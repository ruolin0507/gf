==> flow/design.v <==
module read_memory
#(
  parameter DW = 16,
  parameter RAM_AW = 16
)
(
  input  clk,
  input  reset,
  input  ren,
  input  [RAM_AW-1:0] raddr,
  input  [RAM_AW-1:0] rlength,
  output dvalid,
  output dlast,
  output [DW-1:0] dout,
  output [RAM_AW-1:0] o_raddr,
  input  [DW-1:0] din
);
reg state;
reg [RAM_AW-1:0] addr;
reg [RAM_AW-1:0] length;
reg [RAM_AW-1:0] count;
assign dout = din;
assign o_raddr = addr + count;
always@(posedge clk)
  if(reset)
    state <= 0;
  else
    case(state)
      0:  if(ren) state <= 1;
      1:  if(dlast) state <= 0;
    endcase
always@(posedge clk)
  if(reset)
    begin
      addr <= 0;
      length <= 0;
    end
  else
    if(ren)
      begin
        addr <= raddr;
        length <= rlength;
      end
always@(posedge clk)
  if(reset)
    count <= 0;
  else
    case(state)
      0:  if(ren) count <= 0;
      1:  count <= count + 1;
    endcase
assign dvalid = count > 0 && count <= length;
assign dlast = (count == length) && dvalid;
endmodule
# --- From RTL to reports: read_memory ---
# Tool output for the design above, in the order of the flow.
# Line numbers count from 1 in the design file above.
# Operators carry their Yosys type and port widths (W data, S select, Z words).
# Cell names lack the library's common part.
setup:
  top: "read_memory"
  clk_port: "clk"
  cell_library: "sky130hd"
  pvt_corner: "tt_025C_1v80"

# --- Elaborated design ---
# Source: Yosys, flattened and elaborated, memories not mapped. Widths are those after wreduce. Registers that Yosys merges into a memory's read port (data or address) are not register bits. Print and check cells do not count. Equal cells are merged and count once.
op_classes:
  n_addsub: 2
  multipliers: 0
  mux: 5
  n_logic: 1
  reduce_and_logical: 2
  n_eq: 2
  div_mod_pow: 0
  shift: 0
  compare: 2
op_table:
  columns: ["cell", "n"]
  rows:
  - ["$pmux W16 S2", 1]
  - ["$add A16 B1 Y16 const B", 1]
  - ["$gt A16 B1 Y1 const B", 1]
  - ["$add A16 B16 Y16", 1]
  - ["$le A16 B16 Y1", 1]
  - ["$eq A16 B16 Y1", 1]
  - ["$mux W16", 1]
  - ["$logic_and A1 B1 Y1", 2]
  - ["$ne A2 B2 Y1 const B", 1]
  - ["$pmux W1 S2", 1]
  - ["$mux W1", 2]
  - ["$not A1 Y1", 1]
bits:
  ramBits: 0
  memories: 0
  latchBits: 0
  romBits: 0
  clocked_rd_ports_x_width: 0
  ff_bits: 49
  inputBits: 51
  word_cells: 18

# --- Depth ---
# Longest topological path by Yosys (ltp), each cell counted once; first at word level (registers and memories cut), then after technology mapping (sequential cells cut; the memories' decode and read muxes count).
depth:
  depth_word: 5
  abc_area: 0
  ltp_mapped: 8
  mapped_depth_nobuf: 8

# --- After synthesis ---
# Source: synth_stat.txt of the flow (Yosys; design flattened, memories mapped). It holds for the ABC_AREA given above (unset counts as 0); a run with the other value may have another netlist.
by_type:
  columns: ["cell", "n", "area_total_um2"]
  rows:
  - ["dfxtp_1", 49, 980.941]
  - ["ha_1", 33, 412.896]
  - ["mux2i_1", 34, 340.326]
  - ["nor2_1", 46, 172.666]
  - ["a21oi_1", 24, 120.115]
  - ["buf_4", 16, 120.115]
  - ["inv_1", 29, 108.854]
  - ["xnor2_1", 9, 78.826]
  - ["a21o_1", 7, 52.55]
  - ["o211ai_1", 7, 52.55]
  - ["o21ai_0", 9, 45.043]
  - ["xor2_1", 5, 43.792]
  - ["nand4_1", 6, 37.536]
  - ["nor2b_1", 6, 37.536]
  - ["or3_1", 6, 37.536]
  - ["nand3_1", 7, 35.034]
  - ["nor3_1", 7, 35.034]
  - ["and3_1", 5, 31.28]
# Not listed: further types 27, cells in them 55.
mapped:
  synth_area_um2: 3155.5
  mapped_cells: 360
  ffs: 49
  n_buf: 27

# --- Timing after synthesis ---
# Path of least setup slack by OpenSTA after synthesis, without wires, with an ideal clock, recovery checks aside; 20% of the period is set as input and as output delay. Where synthesis merged equal registers, the netlist keeps one of their names.
synth_path:
  path_type: "reg2out"
  from: "register count[0]"
  to: "output port o_raddr[14]"
  setup_slack_ps: 1238
  out_delay_ps: 830
  t_required_ps: 3320
  arrival_time_ps: 2082
  n_path_buf: 0
  path_delay_ps: 2082
  clock_period_ps: 4150
  path_stages: 9
  synth_period_reached_ps: 2912
# "path_delay_ps" = arrival - input delay + setup time.
# A path that ends at an output port has no setup time.
# "path_stages": output pins that drive a net of the path, with the launching flip-flop's if there is one; two outputs of one cell count as two.
# "synth_period_reached_ps" is the clock period less the worst setup slack; recovery checks do not enter. This is arithmetic on one report: input and output delays are still those of the set period (20% each).
# Between the ends stands the longest chain of elaborated cells between them, by number of cells; it is not shown to be the way that was timed. Of several equally long chains one is given.
# Each line given opens the expression or statement behind the cell; cells for indexed reads and writes are added by Yosys, which also makes memories of some case tables.
# A register here has more assigning lines than the two given.
synth_between:
  cell_sequence: "dfxtp_1 ha_1 fa_1 a21oi_2 o22ai_2 o41ai_4 o22ai_2 a211oi_2 xnor2_1"
  elab_chain_cells: 1
  cells_between: 1
  cone_lines: 1
  cone_classes: "1 x add/sub"
synth_lines:
  columns: ["element", "line", "source"]
  rows:
  - ["from (decl)", 21, "reg [RAM_AW-1:0] count;"]
  - ["from (assign)", 46, "count <= 0;"]
  - ["from (assign)", 50, "1:  count <= count + 1;"]
  - ["$add A16 B16 Y16", 23, "assign o_raddr = addr + count;"]
  - ["to (decl)", 15, "output [RAM_AW-1:0] o_raddr,"]

# --- Timing after layout ---
# Path of least setup slack in the final report of stored run 1 (OpenROAD, finished layout, wires in). Where an end is a register, its clock arrival counts in the times.
# The path's times are printed in steps of 10 ps; the period is the one set.
layout_path:
  path_type: "reg2out"
  from: "register addr[0]"
  to: "output port o_raddr[14]"
  out_delay_ps: 720
  n_path_buf: 2
  clock_period_ps: 3580
  arrival_time_ps: 2660
  setup_slack_ps: 210
  path_stages: 11
  t_required_ps: 2860
# Between the ends stands the longest chain of elaborated cells between them, by number of cells; it is not shown to be the way that was timed. Of several equally long chains one is given.
layout_between:
  cell_sequence: "dfxtp_1 ha_2 fa_2 a21oi_2 o22ai_2 o41ai_4 buf_4 o22ai_2 a211oi_2 xnor2_1 clkbuf_2"
  elab_chain_cells: 1
  cells_between: 1
  cone_lines: 1
  cone_classes: "1 x add/sub"
layout_lines:
  columns: ["element", "line", "source"]
  rows:
  - ["from (decl)", 19, "reg [RAM_AW-1:0] addr;"]
  - ["from (assign)", 35, "addr <= 0;"]
  - ["from (assign)", 41, "addr <= raddr;"]
  - ["$add A16 B16 Y16", 23, "assign o_raddr = addr + count;"]
  - ["to (decl)", 15, "output [RAM_AW-1:0] o_raddr,"]

# Measured results for read_memory: 2 stored runs of the Yosys and OpenROAD flow on sky130hd. The settings differ; the order carries no meaning. The constraints put input and output delay at 20% of the set period each and load the outputs with 0.01 pF.
# By "timing.achieved_period_ps" is meant the clock period of the run minus its worst setup slack. This is arithmetic on one report: input and output delays are still those of the set period (20% each).
# By "worst_path_allowed_less_slack_ps" is meant the share of the clock period that the worst setup path is allowed (20% is reserved at inputs, 20% at outputs), minus its slack. Clock arrival times at its registers enter into it.
# "total_power_w" rests on the timing tool's default activity at the inputs, not on a simulated workload.
# "worst_path_allowed_less_slack_ps" is given in steps of 10 ps.
runs:
  - name: "stored run 1"
    settings:
      period_ns: 3.58
      CORE_UTILIZATION: 25
      PLACE_DENSITY_LB_ADDON: 0.06
      CORE_MARGIN: 9
      CELL_PAD_IN_SITES_GLOBAL_PLACEMENT: 0
      CELL_PAD_IN_SITES_DETAIL_PLACEMENT: 2
      MIN_ROUTING_LAYER: "met2"
      MAX_ROUTING_LAYER: "met5"
      CAP_MARGIN: 20
      SLEW_MARGIN: 20
    results:
      synthArea_um2: 3155.5
      design.die.area_um2: 16991.1
      final_stdcell_area_um2: 4037.6
      final_util_frac: 0.332
      setup_worst_slack_ps: 206
      tns_setup_ps: 0
      timing.hold.ws_ps: 510
      total_power_w: 0.00143
      timing.achieved_period_ps: 3374
      worst_path_allowed_less_slack_ps: 2660
      path_kind: "reg2out"
  - name: "stored run 2"
    settings:
      period_ns: 5.06
      CORE_UTILIZATION: 47
      SETUP_SLACK_MARGIN: 0.89
      PLACE_DENSITY: 0.77
      CORE_ASPECT_RATIO: 1.68
      CELL_PAD_IN_SITES_DETAIL_PLACEMENT: 1
      TNS_END_PERCENT: 90
      GPL_TIMING_DRIVEN: 1
      CTS_CLUSTER_DIAMETER: 308
      CAP_MARGIN: 20
      CORE_MARGIN: 2
      SLEW_MARGIN: 20
    results:
      synthArea_um2: 3155.5
      design.die.area_um2: 7407.4
      final_stdcell_area_um2: 3717.3
      final_util_frac: 0.575
      setup_worst_slack_ps: 1071
      tns_setup_ps: 0
      timing.hold.ws_ps: 505
      total_power_w: 0.0008034
      timing.achieved_period_ps: 3989
      worst_path_allowed_less_slack_ps: 2980
      path_kind: "reg2out"
