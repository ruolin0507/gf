==> flow/design.v <==
module fifo
#(
  parameter WIDTH = 8,
  parameter DEPTH_WIDTH = 3
)
(
     input  clk,
     input  rst,
     output full,
     input  wr_en,
     input  [WIDTH-1:0] din,
     output empty,
     input  rd_en,
     output reg [WIDTH-1:0] dout,
     output [DEPTH_WIDTH:0] count      
);  
reg [WIDTH-1:0] ram [2**DEPTH_WIDTH-1:0];
reg [DEPTH_WIDTH:0] rp,wp;
wire fifo_empty;
wire fifo_rd_en;
assign count = wp - rp;
assign full = (wp[DEPTH_WIDTH] != rp[DEPTH_WIDTH] && wp[DEPTH_WIDTH-1:0] == rp[DEPTH_WIDTH-1:0]) ? 1 : 0;
assign fifo_empty = (wp == rp) ? 1 : 0;
always@(posedge clk)
  if(rst)
    wp <= 0;
  else
    if(wr_en && ~full)
      begin
        wp <= wp + 1;
        ram[wp[DEPTH_WIDTH-1:0]] <= din;
      end
always@(posedge clk)
  if(rst)
    begin
      rp <= 0;
      dout <= 0;
    end
  else
    if(fifo_rd_en && ~fifo_empty)
      begin
        rp <= rp + 1;
        dout <= ram[rp[DEPTH_WIDTH-1:0]];
      end
reg dout_valid;
assign fifo_rd_en = !fifo_empty && (!dout_valid || rd_en);
assign empty = !dout_valid;
always @(posedge clk)
  if (rst)
    dout_valid <= 0;
  else
    begin
      if (fifo_rd_en)
        dout_valid <= 1;
      else if (rd_en)
        dout_valid <= 0;
    end 
endmodule
-- Step by step through the tools: fifo
The steps from the RTL of fifo to its reports follow in flow order.
Lines are those of the file above, counted from 1.
The mark n/a stands for no value.
- top: fifo
- clock port: clk
- library: sky130hd
- timing corner: tt_025C_1v80

-- Word level
Source: Yosys, flattened and elaborated, memories not mapped. Widths are those after wreduce. Registers that Yosys merges into a memory's read port (data or address) are not register bits. Print and check cells do not count. Equal cells are merged and count once.
Yosys's memory passes give these memory sizes; they may raise the number of words (mostly to a power of two), join words into wider ones and drop unused or constant bits.
- register bits: 9
- noted latch bits: 0
- noted RAM bits: 64
- memory bits (read-only) at 0
- noted word width x clocked read ports: 8
- noted memory cells: 1
- input port bits: 12
- noted output and inout bits: 14
- noted elaborated cells: 30
- memory list (memory ; depth ; width ; rd ports ; wr ports ; line ; text):
    ram ; 8 ; 8 ; 1 ; 1 ; 17 ; reg [WIDTH-1:0] ram [2**DEPTH_WIDTH-1:0];
- add/sub/neg operators at 3
- $mul: 0
- div/mod/pow operators at 0
- magnitude comparators: 0
- eq/ne operators: 3
- shift-type cells at 0
- multiplexer cells at 10
- noted bitwise gates (word level): 2
- reductions and logical operators at 8
- operators by type and width (operator ; count):
    8-bit 2-to-1 mux ; 2
    4-bit by 1-bit adder with 4-bit output (second input constant) ; 2
    3-bit 2-to-1 mux ; 2
    1-bit 2-to-1 mux ; 6
    1-bit logical AND ; 4
    4-bit subtractor ; 1
    4-bit equality test ; 1
    3-bit equality test ; 1
    1-bit NOT ; 2
    1-bit zero test ; 2
    2-bit nonzero test ; 1
    1-bit inequality test ; 1
    1-bit logical OR ; 1

-- Longest topological paths
Yosys ltp: most cells in a row. Word level: on the elaborated netlist, between registers, memories and ports. Mapped: between sequential cells and ports; inverters and the memories' decode and read muxes count.
- noted depth in word-level cells: 7
- ABC_AREA at 0
- mapped depth: 9
- noted gate-level depth less buffers: 6

-- Mapped cells and area
Source: synth_stat.txt of the flow (Yosys; design flattened, memories mapped). It holds for the ABC_AREA given above (unset counts as 0); a run with the other value may have another netlist.
Totals and module areas in this step are rounded.
- cells in the netlist: 193
- noted chip area (Yosys): 3324 um2
- sequential part of the area: 2262 um2
- noted mapped flip-flops: 81
- buffers at 10
- cell types (cell type ; count ; area in all (um2)):
    sky130_fd_sc_hd__edfxtp_1 ; 64 ; 1.92E+03
    sky130_fd_sc_hd__dfxtp_1 ; 17 ; 340.326
    sky130_fd_sc_hd__mux4_2 ; 12 ; 270.259
    sky130_fd_sc_hd__mux4_1 ; 4 ; 105.101
    sky130_fd_sc_hd__mux2i_1 ; 10 ; 100.096
    sky130_fd_sc_hd__nor2_1 ; 22 ; 82.579
    sky130_fd_sc_hd__ha_1 ; 5 ; 62.56
    sky130_fd_sc_hd__a211oi_1 ; 7 ; 52.55
    sky130_fd_sc_hd__xnor2_1 ; 4 ; 35.034
    sky130_fd_sc_hd__xor2_1 ; 4 ; 35.034
    sky130_fd_sc_hd__inv_1 ; 8 ; 30.029
    sky130_fd_sc_hd__buf_6 ; 2 ; 22.522
    sky130_fd_sc_hd__o211ai_1 ; 3 ; 22.522
    sky130_fd_sc_hd__buf_12 ; 1 ; 20.019
    sky130_fd_sc_hd__fa_1 ; 1 ; 20.019
    sky130_fd_sc_hd__nor3_2 ; 2 ; 20.019
    sky130_fd_sc_hd__nor4b_1 ; 2 ; 17.517
    sky130_fd_sc_hd__xnor2_2 ; 1 ; 16.266
Not listed: further types 14, cells in them 24.

-- Path before layout
OpenSTA on the mapped netlist: ideal clock, no wires. The path of least setup slack (recovery checks aside). Input and output delay are each 20% of the period. Register names are those of the netlist, which keeps one name where synthesis merged equal registers.
- path kind: input to register
- start point: input port rst
- end point: memory ram[2][0]
- noted period: 6.41 ns
- external input delay: 1.282 ns
- library setup time: 0.398 ns
- noted launch time at the first pin: 1.282 ns
- arrival at 2.517 ns
- required time: 6.012 ns
- slack at 3.496 ns
- path delay: 1.633 ns
- driving pins on the path at 3
- path buffers at 1
- noted synthesis period reached: 2.914 ns
"path delay" is the arrival time less input delay plus setup time.
"driving pins on the path" counts driving pins, that of a launching flip-flop among them; a cell with two outputs on the path counts twice.
"synthesis period reached" is the clock period less the worst setup slack; recovery checks do not enter. This is arithmetic on one report: input and output delays are still those of the set period (20% each).
Between the ends stands the longest chain of elaborated cells between them, by number of cells; it is not shown to be the way that was timed. Of several equally long chains one is given.
Each line given opens the expression or statement behind the cell; cells for indexed reads and writes are added by Yosys, which also makes memories of some case tables.
Only ways into the end's enable, where the timed path ends, are counted here.
- path through: sky130_fd_sc_hd__clkbuf_1 -> sky130_fd_sc_hd__nor2_1 -> sky130_fd_sc_hd__nor4b_1
- cells in the longest elaborated chain at 1
- elaborated cells on any way between the ends: 2
- source lines of those cells: 1
- classes of those cells: mux (2)
- ends and longest elaborated chain, after synthesis (item ; line ; text):
    start, declared ; 8 ; input  rst,
    3-bit 2-to-1 mux ; 25 ; if(rst)
    end, declared ; 17 ; reg [WIDTH-1:0] ram [2**DEPTH_WIDTH-1:0];

-- Timing after layout
Path of least setup slack in the final report of record 1 (OpenROAD, finished layout, wires in). Where an end is a register, its clock arrival counts in the times.
- path kind: register to output
- start point: register rp[0]
- end point: output port count[2]
- noted period: 4.17 ns
- output delay: 0.83 ns
- noted launch time at the first pin: 0.34 ns
- arrival at 2.21 ns
- required time: 3.34 ns
- slack at 1.12 ns
- driving pins on the path at 6
- path buffers at 2
Between the ends stands the longest chain of elaborated cells between them, by number of cells; it is not shown to be the way that was timed. Of several equally long chains one is given.
- path through: sky130_fd_sc_hd__dfxtp_1 -> sky130_fd_sc_hd__buf_4 -> sky130_fd_sc_hd__ha_1 -> sky130_fd_sc_hd__fa_1 -> sky130_fd_sc_hd__xnor2_1 -> sky130_fd_sc_hd__clkdlybuf4s50_1
- cells in the longest elaborated chain at 1
- elaborated cells on any way between the ends: 1
- source lines of those cells: 1
- classes of those cells: add/sub (1)
- ends and longest elaborated chain, after layout (item ; line ; text):
    start, declared ; 18 ; reg [DEPTH_WIDTH:0] rp,wp;
    start, assigned ; 36 ; rp <= 0;
    start, assigned ; 42 ; rp <= rp + 1;
    4-bit subtractor ; 21 ; assign count = wp - rp;
    end, declared ; 15 ; output [DEPTH_WIDTH:0] count

==> runs of fifo <==
Below are 2 stored runs of the flow (Yosys, OpenROAD; platform sky130hd) on fifo, each with its settings and what was measured, unordered. Constraints: input delay and output delay 20% of the set period each, output load 0.01 pF.
"critical setup path time": the worst setup path's part of the clock period (all of it between registers, 20% less for each end at a port) less its slack. A launch clock that arrives late makes it longer, a capture clock that arrives late makes it shorter.
"power" is the tool's figure for a default switching activity; nothing was simulated.
Results are given in rounded form.

Record 1
Settings were period_ns = 4.17; CORE_UTILIZATION = 55; SETUP_SLACK_MARGIN = 0.2; PLACE_DENSITY_LB_ADDON = 0.04; HOLD_SLACK_MARGIN = 0.11; TNS_END_PERCENT = 55; CTS_CLUSTER_SIZE = 88; CTS_CLUSTER_DIAMETER = 203; CAP_MARGIN = 5; MIN_ROUTING_LAYER = met1; CORE_MARGIN = 2; SLEW_MARGIN = 20
- power: 2.123 mW
- critical setup path time: 2.21 ns
- critical path type: register to output
- mapped cell area after synthesis at 3,324 um2
- full die area at 6,682 um2
- noted the worst hold slack in the final report: 0.506 ns
- noted the area of the standard cells in the finished layout: 3,834 um2
- worst setup slack after layout at 1.124 ns

Record 2
Settings were period_ns = 2.91; CORE_UTILIZATION = 25; CAP_MARGIN = 20; CORE_MARGIN = 2; SLEW_MARGIN = 20
- power: 3.345 mW
- critical setup path time: 2.18 ns
- critical path type: register to output
- mapped cell area after synthesis at 3,324 um2
- full die area at 14,240 um2
- noted the worst hold slack in the final report: 0.499 ns
- noted the area of the standard cells in the finished layout: 4,125 um2
- worst setup slack after layout at 0.148 ns
